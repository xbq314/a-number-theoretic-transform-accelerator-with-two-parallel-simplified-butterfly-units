==> flow/design.v <==
module bfu_v0(
	input	clk,
	input	rstn,
	input	[14-1:0]in1,
	input	[14-1:0]in2,
	input	[14-1:0]gamma,	 
	input	[1:0]op,
	input	[14-1:0]p,
	input	[14-1:0]_p,
	input	[14-1:0]mu,		 
	output	[14-1:0]out1,
	output	[14-1:0]out2
);
wire	[14-1:0]ma1_out;
wire	[14-1:0]mux_ma1;
mod_add ma1(.in1(in1), .in2(in2), ._p(_p), .out(ma1_out));
assign	mux_ma1=op[0]?ma1_out:in1;
wire	[14-1:0]mux_ma1_Q;
wire	[14-1:0]mux_ma1_QQ;
wire	[14-1:0]mux_ma1_QQQ;
wire	[14-1:0]mux_ma1_QQQQ;
wire	[14-1:0]mux_ma1_QQQQQ;
wire	[14-1:0]mux_ma1_QQQQQQ;
wire	[14-1:0]mux_ma1_QQQQQQQ;
wire	[14-1:0]mux_ma1_QQQQQQQQ;
DFF #(.datawidth(14)) dff_muxma1_1(.clk(clk), .rstn(rstn), .D(mux_ma1), .Q(mux_ma1_Q));
DFF #(.datawidth(14)) dff_muxma1_2(.clk(clk), .rstn(rstn), .D(mux_ma1_Q), .Q(mux_ma1_QQ));
DFF #(.datawidth(14)) dff_muxma1_3(.clk(clk), .rstn(rstn), .D(mux_ma1_QQ), .Q(mux_ma1_QQQ));
DFF #(.datawidth(14)) dff_muxma1_4(.clk(clk), .rstn(rstn), .D(mux_ma1_QQQ), .Q(mux_ma1_QQQQ));
DFF #(.datawidth(14)) dff_muxma1_5(.clk(clk), .rstn(rstn), .D(mux_ma1_QQQQ), .Q(mux_ma1_QQQQQ));
DFF #(.datawidth(14)) dff_muxma1_6(.clk(clk), .rstn(rstn), .D(mux_ma1_QQQQQ), .Q(mux_ma1_QQQQQQ));
DFF #(.datawidth(14)) dff_muxma1_7(.clk(clk), .rstn(rstn), .D(mux_ma1_QQQQQQ), .Q(mux_ma1_QQQQQQQ));
DFF #(.datawidth(14)) dff_muxma1_8(.clk(clk), .rstn(rstn), .D(mux_ma1_QQQQQQQ), .Q(mux_ma1_QQQQQQQQ));
wire	[14-1:0]ms1_out;
wire	[14-1:0]mux_ms1;
mod_sub ms1(.in1(in2), .in2(in1), .p(p), .out(ms1_out));
assign	mux_ms1=op[1]?in2:(op[0]?ms1_out:in2);
wire	[14-1:0]mux_ms1_Q;
DFF #(.datawidth(14)) dff_muxms1_1(.clk(clk), .rstn(rstn), .D(mux_ms1), .Q(mux_ms1_Q));
wire	[14-1:0]mux_mm1;
assign	mux_mm1=op[1]?in1:(op[0]?gamma:gamma);
wire	[14-1:0]mux_mm1_Q;
DFF #(.datawidth(14)) dff_muxmm1_1(.clk(clk), .rstn(rstn), .D(mux_mm1), .Q(mux_mm1_Q));
wire	[14-1:0]mm1_out;
km_mm	mm1(.clk(clk), .rstn(rstn), .in1(mux_ms1_Q), .in2(mux_mm1_Q), .mu(mu), .p(p), ._p(_p), .out(mm1_out));
wire	[14-1:0]mm1_out_Q;
DFF #(.datawidth(14)) dff_mm1out_1(.clk(clk), .rstn(rstn), .D(mm1_out), .Q(mm1_out_Q));
wire	[1:0]op_Q;
wire	[1:0]op_QQ;
wire	[1:0]op_QQQ;
wire	[1:0]op_QQQQ;
wire	[1:0]op_QQQQQ;
wire	[1:0]op_QQQQQQ;
wire	[1:0]op_QQQQQQQ;
wire	[1:0]op_QQQQQQQQ;
DFF #(.datawidth(2)) dff_op1(.clk(clk), .rstn(rstn), .D(op), .Q(op_Q));
DFF #(.datawidth(2)) dff_op2(.clk(clk), .rstn(rstn), .D(op_Q), .Q(op_QQ));
DFF #(.datawidth(2)) dff_op3(.clk(clk), .rstn(rstn), .D(op_QQ), .Q(op_QQQ));
DFF #(.datawidth(2)) dff_op4(.clk(clk), .rstn(rstn), .D(op_QQQ), .Q(op_QQQQ));
DFF #(.datawidth(2)) dff_op5(.clk(clk), .rstn(rstn), .D(op_QQQQ), .Q(op_QQQQQ));
DFF #(.datawidth(2)) dff_op6(.clk(clk), .rstn(rstn), .D(op_QQQQQ), .Q(op_QQQQQQ));
DFF #(.datawidth(2)) dff_op7(.clk(clk), .rstn(rstn), .D(op_QQQQQQ), .Q(op_QQQQQQQ));
DFF #(.datawidth(2)) dff_op8(.clk(clk), .rstn(rstn), .D(op_QQQQQQQ), .Q(op_QQQQQQQQ));
wire	[14-1:0]ma2_out;
wire	[14-1:0]_p_Q;
wire	[14-1:0]_p_QQ;
wire	[14-1:0]_p_QQQ;
wire	[14-1:0]_p_QQQQ;
wire	[14-1:0]_p_QQQQQ;
wire	[14-1:0]_p_QQQQQQ;
wire	[14-1:0]_p_QQQQQQQ;
wire	[14-1:0]_p_QQQQQQQQ;
DFF #(.datawidth(14)) dff__p1(.clk(clk), .rstn(rstn), .D(_p), .Q(_p_Q));
DFF #(.datawidth(14)) dff__p2(.clk(clk), .rstn(rstn), .D(_p_Q), .Q(_p_QQ));
DFF #(.datawidth(14)) dff__p3(.clk(clk), .rstn(rstn), .D(_p_QQ), .Q(_p_QQQ));
DFF #(.datawidth(14)) dff__p4(.clk(clk), .rstn(rstn), .D(_p_QQQ), .Q(_p_QQQQ));
DFF #(.datawidth(14)) dff__p5(.clk(clk), .rstn(rstn), .D(_p_QQQQ), .Q(_p_QQQQQ));
DFF #(.datawidth(14)) dff__p6(.clk(clk), .rstn(rstn), .D(_p_QQQQQ), .Q(_p_QQQQQQ));
DFF #(.datawidth(14)) dff__p7(.clk(clk), .rstn(rstn), .D(_p_QQQQQQ), .Q(_p_QQQQQQQ));
DFF #(.datawidth(14)) dff__p8(.clk(clk), .rstn(rstn), .D(_p_QQQQQQQ), .Q(_p_QQQQQQQQ));
mod_add ma2(.in1(mux_ma1_QQQQQQQQ), .in2(mm1_out_Q), ._p(_p_QQQQQQQQ), .out(ma2_out));
assign	out1=op_QQQQQQQQ[1]?mm1_out_Q:(op_QQQQQQQQ[0]?mux_ma1_QQQQQQQQ:ma2_out);
wire	[14-1:0]ms2_out;
wire	[14-1:0]p_Q;
wire	[14-1:0]p_QQ;
wire	[14-1:0]p_QQQ;
wire	[14-1:0]p_QQQQ;
wire	[14-1:0]p_QQQQQ;
wire	[14-1:0]p_QQQQQQ;
wire	[14-1:0]p_QQQQQQQ;
wire	[14-1:0]p_QQQQQQQQ;
DFF #(.datawidth(14)) dff_p1(.clk(clk), .rstn(rstn), .D(p), .Q(p_Q));
DFF #(.datawidth(14)) dff_p2(.clk(clk), .rstn(rstn), .D(p_Q), .Q(p_QQ));
DFF #(.datawidth(14)) dff_p3(.clk(clk), .rstn(rstn), .D(p_QQ), .Q(p_QQQ));
DFF #(.datawidth(14)) dff_p4(.clk(clk), .rstn(rstn), .D(p_QQQ), .Q(p_QQQQ));
DFF #(.datawidth(14)) dff_p5(.clk(clk), .rstn(rstn), .D(p_QQQQ), .Q(p_QQQQQ));
DFF #(.datawidth(14)) dff_p6(.clk(clk), .rstn(rstn), .D(p_QQQQQ), .Q(p_QQQQQQ));
DFF #(.datawidth(14)) dff_p7(.clk(clk), .rstn(rstn), .D(p_QQQQQQ), .Q(p_QQQQQQQ));
DFF #(.datawidth(14)) dff_p8(.clk(clk), .rstn(rstn), .D(p_QQQQQQQ), .Q(p_QQQQQQQQ));
mod_sub ms2(.in1(mux_ma1_QQQQQQQQ), .in2(mm1_out_Q), .p(p_QQQQQQQQ), .out(ms2_out));
assign	out2=op_QQQQQQQQ[1]?'d0:(op_QQQQQQQQ[0]?mm1_out_Q:ms2_out);
endmodule
module	DFF(
	clk,
	rstn,
	D,
	Q
);
parameter	datawidth=14;
input	wire	clk;
input	wire	rstn;
input	wire[datawidth-1:0]	D;
output	reg[datawidth-1:0]	Q;
always@(posedge clk or negedge rstn)
begin
	if(~rstn)	Q<='d0;
	else	Q<=D;
end
endmodule
module posedge_detection (
   input  clk,
   input  rstn,
   input  in,
   output out
);
reg r_data_in0;
reg r_data_in1;
assign out = ~r_data_in0 & r_data_in1;
always@(posedge clk or negedge rstn)
begin
	if (!rstn)
	begin
		r_data_in0 <= 0;
		r_data_in1 <= 0;
	end
	else
	begin
		r_data_in0 <= r_data_in1;
		r_data_in1 <= in;
	end
end
endmodule
module shift_9 #(parameter data_width = 14)(
    input [data_width-1:0] din,
	input rstn,clk,
	output wire [data_width-1:0] dout
	);
	reg [data_width-1:0] t0,t1,t2,t3,t4,t5,t6;
	reg [data_width-1:0] t7,t8;
	always@(posedge clk or negedge rstn)
	begin
	  if(~rstn) begin
	    t0 <= 0; t1 <= 0; t2 <= 0; t3 <= 0; t4 <= 0;
	    t5 <= 0; t6 <= 0; t7 <= 0; t8 <= 0;end
	  else begin
	    t0 <= din;
	    t1 <= t0; t2 <= t1; t3 <= t2; t4 <= t3;
	    t5 <= t4; t6 <= t5; t7 <= t6; t8 <= t7;
	  end
	end
	assign dout = t8;
endmodule
module km_mm(
	input	clk,
	input	rstn,
	input	[14-1:0]in1,
	input	[14-1:0]in2,
	input	[14-1:0]mu,
	input	[14-1:0]p,
	input	[14-1:0]_p,
	output	[14-1:0]out
);
wire	[14-1:0]	mu_Q;
wire	[14-1:0]	mu_QQ;
DFF #(.datawidth(14)) dff_mu1(.clk(clk), .rstn(rstn), .D(mu), .Q(mu_Q));
DFF #(.datawidth(14)) dff_mu2(.clk(clk), .rstn(rstn), .D(mu_Q), .Q(mu_QQ));
wire	[14-1:0]	p_Q;
wire	[14-1:0]	p_QQ;
wire	[14-1:0]	p_QQQ;
wire	[14-1:0]	p_QQQQ;
DFF #(.datawidth(14)) dff_p1(.clk(clk), .rstn(rstn), .D(p), .Q(p_Q));
DFF #(.datawidth(14)) dff_p2(.clk(clk), .rstn(rstn), .D(p_Q), .Q(p_QQ));
DFF #(.datawidth(14)) dff_p3(.clk(clk), .rstn(rstn), .D(p_QQ), .Q(p_QQQ));
DFF #(.datawidth(14)) dff_p4(.clk(clk), .rstn(rstn), .D(p_QQQ), .Q(p_QQQQ));
wire	[14-1:0]	_p_Q;
wire	[14-1:0]	_p_QQ;
wire	[14-1:0]	_p_QQQ;
wire	[14-1:0]	_p_QQQQ;
wire	[14-1:0]	_p_QQQQQ;
wire	[14-1:0]	_p_QQQQQQ;
DFF #(.datawidth(14)) dff__p1(.clk(clk), .rstn(rstn), .D(_p), .Q(_p_Q));
DFF #(.datawidth(14)) dff__p2(.clk(clk), .rstn(rstn), .D(_p_Q), .Q(_p_QQ));
DFF #(.datawidth(14)) dff__p3(.clk(clk), .rstn(rstn), .D(_p_QQ), .Q(_p_QQQ));
DFF #(.datawidth(14)) dff__p4(.clk(clk), .rstn(rstn), .D(_p_QQQ), .Q(_p_QQQQ));
DFF #(.datawidth(14)) dff__p5(.clk(clk), .rstn(rstn), .D(_p_QQQQ), .Q(_p_QQQQQ));
DFF #(.datawidth(14)) dff__p6(.clk(clk), .rstn(rstn), .D(_p_QQQQQ), .Q(_p_QQQQQQ));
wire	[14-1:0]	T_L;
wire	[14-1:0]	T_H_D;
wire	[14-1:0]	T_H_Q;
wire	[14-1:0]	T_H_QQ;
wire	[14-1:0]	T_H_QQQ;
wire	[14-1:0]	T_H_QQQQ;
DFF #(.datawidth(14)) dff_T_H1(.clk(clk), .rstn(rstn), .D(T_H_D), .Q(T_H_Q));
DFF #(.datawidth(14)) dff_T_H2(.clk(clk), .rstn(rstn), .D(T_H_Q), .Q(T_H_QQ));
DFF #(.datawidth(14)) dff_T_H3(.clk(clk), .rstn(rstn), .D(T_H_QQ), .Q(T_H_QQQ));
DFF #(.datawidth(14)) dff_T_H4(.clk(clk), .rstn(rstn), .D(T_H_QQQ), .Q(T_H_QQQQ));
wire	[14-1:0]	c;
wire	[14-1:0]	tmp;
wire	carry_D;
wire	carry_Q;
wire	carry_QQ;
wire	carry_QQQ;
wire	carry_QQQQ;
assign	carry_D=(|T_L);
DFF #(.datawidth(14)) dff_carry1(.clk(clk), .rstn(rstn), .D(carry_D), .Q(carry_Q));
DFF #(.datawidth(14)) dff_carry2(.clk(clk), .rstn(rstn), .D(carry_Q), .Q(carry_QQ));
DFF #(.datawidth(14)) dff_carry3(.clk(clk), .rstn(rstn), .D(carry_QQ), .Q(carry_QQQ));DFF #(.datawidth(14)) dff_carry4(.clk(clk), .rstn(rstn), .D(carry_QQQ), .Q(carry_QQQQ));
old_km old_km1(
	.clk(clk),
	.rstn(rstn),
	.in1(in1),
	.in2(in2),
	.out_L(T_L),
	.out_H(T_H_D)
);
old_km old_km2(
	.clk(clk),
	.rstn(rstn),
	.in1(T_L),
	.in2(mu_QQ),
	.out_L(c),
	.out_H()
);
old_km old_km3(
	.clk(clk),
	.rstn(rstn),
	.in1(c),
	.in2(p_QQQQ),
	.out_L(),
	.out_H(tmp)
);
mod_add ma(
	.in1(T_H_QQQQ+carry_QQQQ),
	.in2(tmp),
	._p(_p_QQQQQQ),
	.out(out)
);
endmodule
module mod_add(
	in1,
	in2,
	_p,
	out
);
input	wire	[14-1:0]	in1;
input	wire	[14-1:0]	in2;
input	wire	[14-1:0]	_p;
output	wire	[14-1:0]	out;
wire	[14:0]	s1;
assign 	s1={1'b0,in1}+{1'b0,in2};
wire	[14:0]	s2;
assign	s2=s1+{1'b0,_p};
assign	out=s2[14]?s2[0+:14]:s1[0+:14];
endmodule
module mod_sub(
	in1,
	in2,
	p,
	out
);
input	wire	[14-1:0]	in1;
input	wire	[14-1:0]	in2;
input	wire	[14-1:0]	p;
output	wire	[14-1:0]	out;
wire	[14:0]	s1;
assign	s1={1'b0,in1}-{1'b0,in2};
wire	[14:0]	s2;
assign	s2={1'b0,p}+s1;
assign	out=s1[14]?s2[0+:14]:s1[0+:14];
endmodule
module old_km(
	input	clk,
	input	rstn,
	input	[14-1:0]in1,
	input	[14-1:0]in2,
	output	[14-1:0]out_L,
	output	[14-1:0]out_H
);
wire	[14/2-1:0]	in1_H;
wire	[14/2-1:0]	in1_L;
assign	in1_H = in1[14/2+:14/2];
assign	in1_L = in1[0+:14/2];
wire	[14/2-1:0]	in2_H;
wire	[14/2-1:0]	in2_L;
assign	in2_H = in2[14/2+:14/2];
assign	in2_L = in2[0+:14/2];
wire	[14-1:0]	p0_D;	 
wire	[14-1:0]	p1_D;	 
wire	[14-1:0]	p0_Q;	 
wire	[14-1:0]	p1_Q;	 
assign	p0_D=in1_L*in2_L;
assign	p1_D=in1_H*in2_H;
DFF #(.datawidth(14)) dff_p0(.clk(clk), .rstn(rstn), .D(p0_D), .Q(p0_Q));
DFF #(.datawidth(14)) dff_p1(.clk(clk), .rstn(rstn), .D(p1_D), .Q(p1_Q));
wire	[2*14-1:0]	p01_D;	 
wire	[2*14-1:0]	p01_Q;	 
assign	p01_D=(in1_L+in1_H)*(in2_L+in2_H);
DFF #(.datawidth(2*14)) dff_p01(.clk(clk), .rstn(rstn), .D(p01_D), .Q(p01_Q));
wire	[2*14-1:0]	s1_D;	 
wire	[2*14-1:0]	s2_D;	 
wire	[2*14-1:0]	s1_Q;	 
wire	[2*14-1:0]	s2_Q;	 
wire	[2*14-1:0]	out;
assign	s1_D={p1_Q,p0_Q};
assign	s2_D=(p01_Q+(~p1_Q+1'b1)+(~p0_Q+1'b1))<<(14/2);
DFF #(.datawidth(2*14)) dff_s1(.clk(clk), .rstn(rstn), .D(s1_D), .Q(s1_Q));
DFF #(.datawidth(2*14)) dff_s2(.clk(clk), .rstn(rstn), .D(s2_D), .Q(s2_Q));
assign	out=s1_Q+s2_Q;
assign	out_L=out[0+:14];
assign	out_H=out[14+:14];
endmodule
# Step by step through the tools: bfu_v0
# Tool output for the design above, in the order of the flow.
# Line numbers count from 1 in the design file above.
# Operators: Yosys type, input widths -> output width; for muxes data width and select width s.
# Library cell names are shortened.
# Not given: n/a
# inputs
design	bfu_v0
clk_port	clk
library	sky130hd
corner	tt_025C_1v80

# After elaboration
# Source: Yosys, flattened and elaborated, memories not mapped. Widths are those after wreduce; folded enables and synchronous resets count as part of the registers. Registers that Yosys merges into a memory's read port (data or address) are not register bits. Print and check cells do not count. Equal cells are merged and count once.
# word_totals
out_inout_bits	28
inputBits	88
ff_bits	717
word_cells	121
# classes
mux	13
n_reduce_logical	1
n_mul	9
bitwise	6
n_addsub	32
# ops
operator	count
$mul 7x7->14	5
$mul 8x8->16	2
$mux 14	13
$not 14->21	4
$add 21x1->21 const B	4
$mul 8x8->7	1
$add 28x28->28	2
$mul 7x7->7	1
$add 7x7->8	6
$add 14x14->15	3
$add 15x14->15	3
$add 14x14->14	3
$add 16x21->21	2
$add 21x21->21	2
$sub 14x14->15	2
$add 14x1->14	1
$reduce_or 14->1	1
$add 7x1->7 const B	2
$add 7x7->7	2
$not 7->7	2

# Longest topological paths
# Longest topological path by Yosys (ltp), each cell counted once; first at word level (registers and memories cut), then after technology mapping (sequential cells cut; the memories' decode and read muxes count).
# depth
depth_word	5
ABC_AREA	0
depth_mapped	28
mapped_depth_nobuf	28

# Synthesis result
# The flow's flattened synthesis, as Yosys stat reports it; memories are mapped. The netlist is that of the ABC_AREA named above (0 if unset); the other value can give another one.
# types
type	count	type_area_um2
dfrtp_1	710	1.78E+04
ha_1	525	6568.8
fa_1	258	5.16E+03
xnor2_1	240	2.1E+03
inv_1	501	1.88E+03
nand2_1	314	1178.63
a21oi_1	225	1126.08
and2_1	159	994.704
nor2_1	241	904.618
xor2_1	89	779.498
a21o_1	67	502.982
o21bai_1	54	405.389
o21ai_0	67	335.322
nor3_1	63	315.302
nand3_1	52	260.25
nor2b_1	37	231.472
o21a_1	29	217.709
nand2b_1	30	187.68
# Not listed: further types 60, cells in them 371.
# mapped
ffs	710
yosys_area_um2	43768.2
seqArea_um2	17767.0
buffers	45
cell_count	4032
# The figures by module come from a second, unflattened synthesis with its own total; it is not the netlist above.
# hier_totals
hier_cells	5167
area_unflattened_um2	58429.8
# Each row is one instance without its submodules.
# by_module
mod	n_cells	area_um2	seq_area_um2	n_inst
old_km	1013	8126.5	0.0	3
DFF (datawidth=14)	14	350.3	350.3	53
DFF (datawidth=28)	28	700.7	700.7	9
mod_add	186	1506.4	0.0	3
mod_sub	195	1443.9	0.0	2
bfu_v0	126	1077.3	0.0	1
DFF (datawidth=2)	2	50.0	50.0	8
km_mm	44	291.5	0.0	1

# Path before layout
# OpenSTA on the mapped netlist: ideal clock, no wires. The path of least setup slack (recovery checks aside). Input and output delay are each 20% of the period. Register names are those of the netlist, which keeps one name where synthesis merged equal registers.
# synth_path
path_kind	register to register
from	register mm1.old_km2.dff_s2.Q[7]
to	register mm1.old_km3.dff_p01.Q[15]
setup_ns	0.125
stages	27
arrival_time_ns	6.127
path_delay_ns	6.252
n_path_buf	0
t_first_pin_ns	0.000
path_slack_ns	0.108
period_ns	6.36
t_required_ns	6.235
synth_period_reached_ns	6.252
# "path_delay_ns" is the arrival time less input delay plus setup time.
# "stages": output pins that drive a net of the path, with the launching flip-flop's if there is one; two outputs of one cell count as two.
# "synth_period_reached_ns" = period - worst setup slack (recovery checks aside). The figure is calculated, with input and output delays left at 20% of the set period.
# Between the ends stands the longest chain of elaborated cells between them, by number of cells; it is not shown to be the way that was timed. Of several equally long chains one is given.
# Each line given opens the expression or statement behind the cell; cells for indexed reads and writes are added by Yosys, which also makes memories of some case tables.
# synth_between
cell_sequence	dfrtp_1 > ha_1 > inv_1 > fa_1 > xnor2_1 > ha_1 > a21oi_1 > o21bai_1 > a21oi_1 > xnor2_1 > nor2_1 > fa_1 > inv_1 > fa_1 > inv_1 > fa_1 > inv_1 > fa_1 > inv_1 > ha_1 > a21boi_0 > o21ai_1 > nand2b_1 > a21o_1 > a41o_1 > o41a_1 > xnor2_1
elab_chain_len	3
cone_cells	3
cone_lines	2
cone_classes	add/sub (2); mul (1)
# synth_rtl
item	line_no	rtl
start, declared	113	output reg[datawidth-1:0] Q;
start, assigned	116	if(~rstn) Q<='d0;
start, assigned	117	else Q<=D;
$add 14x14->14	318	assign out=s1_Q+s2_Q;
$add 7x7->8	307	assign p01_D=(in1_L+in1_H)*(in2_L+in2_H);
$mul 8x8->16	307
end, assigned	116
end, assigned	117
end, declared	113

# Timing after layout
# Path of least setup slack in the final report of run 1 (OpenROAD, finished layout, wires in). Where an end is a register, its clock arrival counts in the times.
# layout_path
path_kind	register to register
from	register mm1.old_km2.dff_s1.Q[7]
to	register mm1.old_km3.dff_p01.Q[15]
period_ns	4.77
n_path_buf	0
setup_ns	0.11
t_first_pin_ns	0.66
t_required_ns	5.33
stages	28
path_slack_ns	-1.15
arrival_time_ns	6.48
# Between the ends stands the longest chain of elaborated cells between them, by number of cells; it is not shown to be the way that was timed. Of several equally long chains one is given.
# layout_between
cell_sequence	dfrtp_1 > ha_2 > inv_2 > fa_2 > inv_4 > ha_4 > a21o_1 > a21oi_2 > o21bai_1 > a21oi_2 > xnor2_2 > nor2_1 > fa_1 > inv_2 > fa_1 > inv_1 > fa_1 > inv_1 > fa_1 > inv_2 > ha_4 > a21boi_4 > o21ai_2 > nand2b_1 > a21o_1 > a41o_1 > o41a_1 > xnor2_1
elab_chain_len	3
cone_cells	3
cone_lines	2
cone_classes	add/sub (2); mul (1)
# layout_rtl
item	line_no	rtl
start, declared	113	output reg[datawidth-1:0] Q;
start, assigned	116	if(~rstn) Q<='d0;
start, assigned	117	else Q<=D;
$add 14x14->14	318	assign out=s1_Q+s2_Q;
$add 7x7->8	307	assign p01_D=(in1_L+in1_H)*(in2_L+in2_H);
$mul 8x8->16	307
end, assigned	116
end, assigned	117
end, declared	113

# Below are 2 stored runs of the flow (Yosys, OpenROAD; platform sky130hd) on bfu_v0, each with its settings and what was measured, unordered. Constraints: input delay and output delay 20% of the set period each, output load 0.01 pF.
# A setting shown as . is not set for that run.
setting or result,run 1,run 2
period_ns,4.77,7.8
CORE_UTILIZATION,22,65
SETUP_SLACK_MARGIN,0.65,.
PLACE_DENSITY_LB_ADDON,0.11,.
HOLD_SLACK_MARGIN,-0.02,.
CORE_ASPECT_RATIO,1.51,.
CORE_MARGIN,10,2
CELL_PAD_IN_SITES_GLOBAL_PLACEMENT,1,.
CELL_PAD_IN_SITES_DETAIL_PLACEMENT,2,.
TNS_END_PERCENT,30,.
ABC_AREA,0,.
GPL_TIMING_DRIVEN,1,.
GPL_ROUTABILITY_DRIVEN,1,.
CTS_CLUSTER_DIAMETER,224,.
CAP_MARGIN,20,20
SLEW_MARGIN,20,20
die_footprint_um2,217566.0,69427.0
setup_tns_ns,-40.951,0.000
layout_utilization_pct,29.9,72.5
worst_setup_slack_ns,-1.151,0.553
finalCellArea_um2,59236.8,48541.6
yosys.chip_area_um2,43768.2,43768.2
