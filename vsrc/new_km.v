==> flow/design.v <==
module	DFF(
	clk,
	rstn,
	D,
	Q
);
parameter	datawidth=14;
input	wire	clk;
input	wire	rstn;
input	wire[datawidth-1:0]	D;
output	reg[datawidth-1:0]	Q;
always@(posedge clk or negedge rstn)
begin
	if(~rstn)	Q<='d0;
	else	Q<=D;
end
endmodule
module posedge_detection (
   input  clk,
   input  rstn,
   input  in,
   output out
);
reg r_data_in0;
reg r_data_in1;
assign out = ~r_data_in0 & r_data_in1;
always@(posedge clk or negedge rstn)
begin
	if (!rstn)
	begin
		r_data_in0 <= 0;
		r_data_in1 <= 0;
	end
	else
	begin
		r_data_in0 <= r_data_in1;
		r_data_in1 <= in;
	end
end
endmodule
module shift_9 #(parameter data_width = 14)(
    input [data_width-1:0] din,
	input rstn,clk,
	output wire [data_width-1:0] dout
	);
	reg [data_width-1:0] t0,t1,t2,t3,t4,t5,t6;
	reg [data_width-1:0] t7,t8;
	always@(posedge clk or negedge rstn)
	begin
	  if(~rstn) begin
	    t0 <= 0; t1 <= 0; t2 <= 0; t3 <= 0; t4 <= 0;
	    t5 <= 0; t6 <= 0; t7 <= 0; t8 <= 0;end
	  else begin
	    t0 <= din;
	    t1 <= t0; t2 <= t1; t3 <= t2; t4 <= t3;
	    t5 <= t4; t6 <= t5; t7 <= t6; t8 <= t7;
	  end
	end
	assign dout = t8;
endmodule
module new_km(
	input	clk,
	input	rstn,
	input	[14-1:0]in1,
	input	[14-1:0]in2,
	output	[14-1:0]out_L,
	output	[14-1:0]out_H
);
wire	[14/2-1:0]	in1_H;
wire	[14/2-1:0]	in1_L;
assign	in1_H = in1[14/2+:14/2];
assign	in1_L = in1[0+:14/2];
wire	[14/2-1:0]	in2_H;
wire	[14/2-1:0]	in2_L;
assign	in2_H = in2[14/2+:14/2];
assign	in2_L = in2[0+:14/2];
wire	[14-1:0]	km_sub1_out1;
wire	[14-1:0]	km_sub1_out2;
new_km_sub km_sub1(
	.clk(clk),
	.rstn(rstn),
	.in1(in1_H),
	.in2(in1_L),
	.in3(in2_H),
	.in4(in2_L),
	.out1(km_sub1_out1),
	.out2(km_sub1_out2)
);
wire	[2*14-1:0]add_in1;
assign	add_in1 = {clk?km_sub1_out2:km_sub1_out1, clk?km_sub1_out1:km_sub1_out2};
wire	[14-1:0]	km_sub2_out1;
wire	[14-1:0]	km_sub2_out2;
new_km_sub km_sub2(
	.clk(clk),
	.rstn(rstn),
	.in1(in1_H),
	.in2(in1_L),
	.in3(in2_L),
	.in4(in2_H),
	.out1(km_sub2_out1),
	.out2(km_sub2_out2)
);
wire	[2*14-1:0]add_in2;
assign	add_in2 = (km_sub2_out1 * km_sub2_out2)<<(14/2);
assign	{out_H, out_L} = add_in1 + add_in2;
endmodule
module new_km_sub(
	input	clk,
	input	rstn,
	input	[14/2-1:0]	in1,
	input	[14/2-1:0]	in2,
	input	[14/2-1:0]	in3,
	input	[14/2-1:0]	in4,
	output	[14-1:0]	out1,
	output	[14-1:0]	out2
);
wire	[14-1:0]	mul_out;
assign	mul_out = (clk?in1:in2)*(clk?in3:in4);
wire	[14-1:0]	dff1_q;
DFF #(.datawidth(14))	dff1(.clk(clk), .rstn(rstn), .D(mul_out), .Q(dff1_q));
DFF #(.datawidth(14))	dff2(.clk(clk), .rstn(rstn), .D(dff1_q), .Q(out1));
DFF #(.datawidth(14))	dff3(.clk(clk), .rstn(rstn), .D(mul_out), .Q(out2));
endmodule
Tool chain data of new_km. The steps from the RTL of new_km to its reports follow in flow order. Lines are those of the file above, counted from 1. The mark n/a stands for no value.

Top module: new_km. Clock port: clk. Library: sky130hd. Library corner: tt_025C_1v80.

After elaboration. Source: Yosys, flattened and elaborated, memories not mapped. Widths are those after wreduce; folded enables and synchronous resets count as part of the registers. Registers that Yosys merges into a memory's read port (data or address) are not register bits. Print and check cells do not count. Equal cells are merged and count once.

The figure for output and inout bits is 28. The figure for input bits is 30. For bits in registers the number is 56. Under elaborated cells stands 13.

Under multiply operators stands 3. The entry for $add $sub $neg reads 1. For muxes and demuxes the number is 5.

Operators by type and width (count): multiplier 14 x 14 -> 21 bit (1); multiplier 7 x 7 -> 14 bit (2); adder 28 bit (1); two-way mux 14 bit (2); two-way mux 7 bit (3).

Depth. Yosys ltp: most cells in a row. Word level: on the elaborated netlist, between registers, memories and ports. Mapped: between sequential cells and ports; inverters and the memories' decode and read muxes count.

Under depth in word-level cells stands 2. Under ABC_AREA stands 0. Gate-level depth with buffers: 29. Gate-level depth less buffers: 28.

After synthesis. Yosys stat after the flow's synthesis: flattened, memories mapped to cells. It holds for the ABC_AREA given above (unset counts as 0); a run with the other value may have another netlist. The area totals of this step are shown rounded.

Cell types: sky130_fd_sc_hd__fa_1 (count 171, total area 3.42E+03 um^2); sky130_fd_sc_hd__ha_1 (count 144, total area 1.8E+03 um^2); sky130_fd_sc_hd__dfrtp_1 (count 56, total area 1.4E+03 um^2); sky130_fd_sc_hd__inv_1 (count 222, total area 833.299 um^2); sky130_fd_sc_hd__and2_1 (count 95, total area 594.32 um^2); sky130_fd_sc_hd__nand2_1 (count 151, total area 566.794 um^2); sky130_fd_sc_hd__mux2_2 (count 47, total area 529.258 um^2); sky130_fd_sc_hd__xnor2_1 (count 57, total area 499.229 um^2); sky130_fd_sc_hd__nor2_1 (count 74, total area 277.766 um^2); sky130_fd_sc_hd__mux2i_1 (count 18, total area 180.173 um^2); sky130_fd_sc_hd__a21oi_1 (count 28, total area 140.134 um^2); sky130_fd_sc_hd__a21o_1 (count 16, total area 120.115 um^2); sky130_fd_sc_hd__clkbuf_1 (count 30, total area 112.608 um^2); sky130_fd_sc_hd__o21a_1 (count 13, total area 97.594 um^2); sky130_fd_sc_hd__xor2_1 (count 10, total area 87.584 um^2); sky130_fd_sc_hd__o21bai_1 (count 10, total area 75.072 um^2); sky130_fd_sc_hd__o21ai_0 (count 11, total area 55.053 um^2); sky130_fd_sc_hd__nor3_1 (count 8, total area 40.038 um^2).

Other cell types: 33; their cells: 55.

For buffer cells the number is 35. Under cell count stands 1216. For flip-flops the number is 56. Under cell area after synthesis stands 11000 um^2. Under sequential area stands 1400 um^2.

By module: a second synthesis without flattening, with its own total; a netlist apart from the flattened one above.

The entry for cell total of the unflattened synthesis reads 1251. Under area (unflattened synthesis) stands 12000 um^2.

Each row is one instance without its submodules.

By module: new_km (sequential area 0.0 um^2, cells 781, area 6700 um^2, instances 1); new_km_sub (sequential area 0.0 um^2, cells 193, area 1700 um^2, instances 2); DFF #(datawidth=14) (sequential area 350 um^2, cells 14, area 350 um^2, instances 6).

Ticket comment

new_km on sky130hd: 2 stored runs with different settings, listed in no order. Input and output delays are each 20% of the period that was set; the output load is 0.01 pF.

Files of flow run A:
==> flow/run.sh <==
#!/bin/bash
# the make line also repeats the synthesis and layout settings of config.mk as NAME=value (left out here)
make -C /OpenROAD-flow-scripts/flow DESIGN_CONFIG=/design/flow/config.mk WORK_HOME=/design/flow/orfs CLKGATE_MAP_FILE= finish
==> flow/config.mk <==
export PLATFORM = sky130hd
export DESIGN_NAME = new_km
export DESIGN_NICKNAME = new_km
export VERILOG_FILES = /design/flow/design.v
export SDC_FILE = /design/flow/constraint.sdc
export NUM_CORES = 4
export LEC_CHECK = 0
export CAP_MARGIN = 0
export CELL_PAD_IN_SITES_DETAIL_PLACEMENT = 2
export CELL_PAD_IN_SITES_GLOBAL_PLACEMENT = 1
export CORE_MARGIN = 2
export CORE_UTILIZATION = 21
export CTS_CLUSTER_DIAMETER = 379
export MAX_ROUTING_LAYER = met5
export PLACE_DENSITY_LB_ADDON = 0.24
export SETUP_SLACK_MARGIN = 1.76
export SLEW_MARGIN = 0
==> flow/constraint.sdc <==
create_clock -name core_clock -period 10.6 [get_ports {clk}]
set_input_delay 2.1200 -clock core_clock [delete_from_list [all_inputs] [get_ports {clk}]]
set_output_delay 2.1200 -clock core_clock [all_outputs]
set_load 0.01 [all_outputs]

Outcome of flow run A: did not finish, clock tree synthesis stopped with a tool error.

Files of flow run B:
==> flow/run.sh <==
#!/bin/bash
# the make line also repeats the synthesis and layout settings of config.mk as NAME=value (left out here)
make -C /OpenROAD-flow-scripts/flow DESIGN_CONFIG=/design/flow/config.mk WORK_HOME=/design/flow/orfs CLKGATE_MAP_FILE= finish
==> flow/config.mk <==
export PLATFORM = sky130hd
export DESIGN_NAME = new_km
export DESIGN_NICKNAME = new_km
export VERILOG_FILES = /design/flow/design.v
export SDC_FILE = /design/flow/constraint.sdc
export NUM_CORES = 4
export LEC_CHECK = 0
export ABC_AREA = 1
export CAP_MARGIN = 10
export CELL_PAD_IN_SITES_DETAIL_PLACEMENT = 2
export CORE_MARGIN = 3
export CORE_UTILIZATION = 44
export PLACE_DENSITY = 0.36
export SLEW_MARGIN = 20
export TNS_END_PERCENT = 40
==> flow/constraint.sdc <==
create_clock -name core_clock -period 10.0 [get_ports {clk}]
set_input_delay 2.0000 -clock core_clock [delete_from_list [all_inputs] [get_ports {clk}]]
set_output_delay 2.0000 -clock core_clock [all_outputs]
set_load 0.01 [all_outputs]

Outcome of flow run B: did not finish, clock tree synthesis stopped with a tool error.
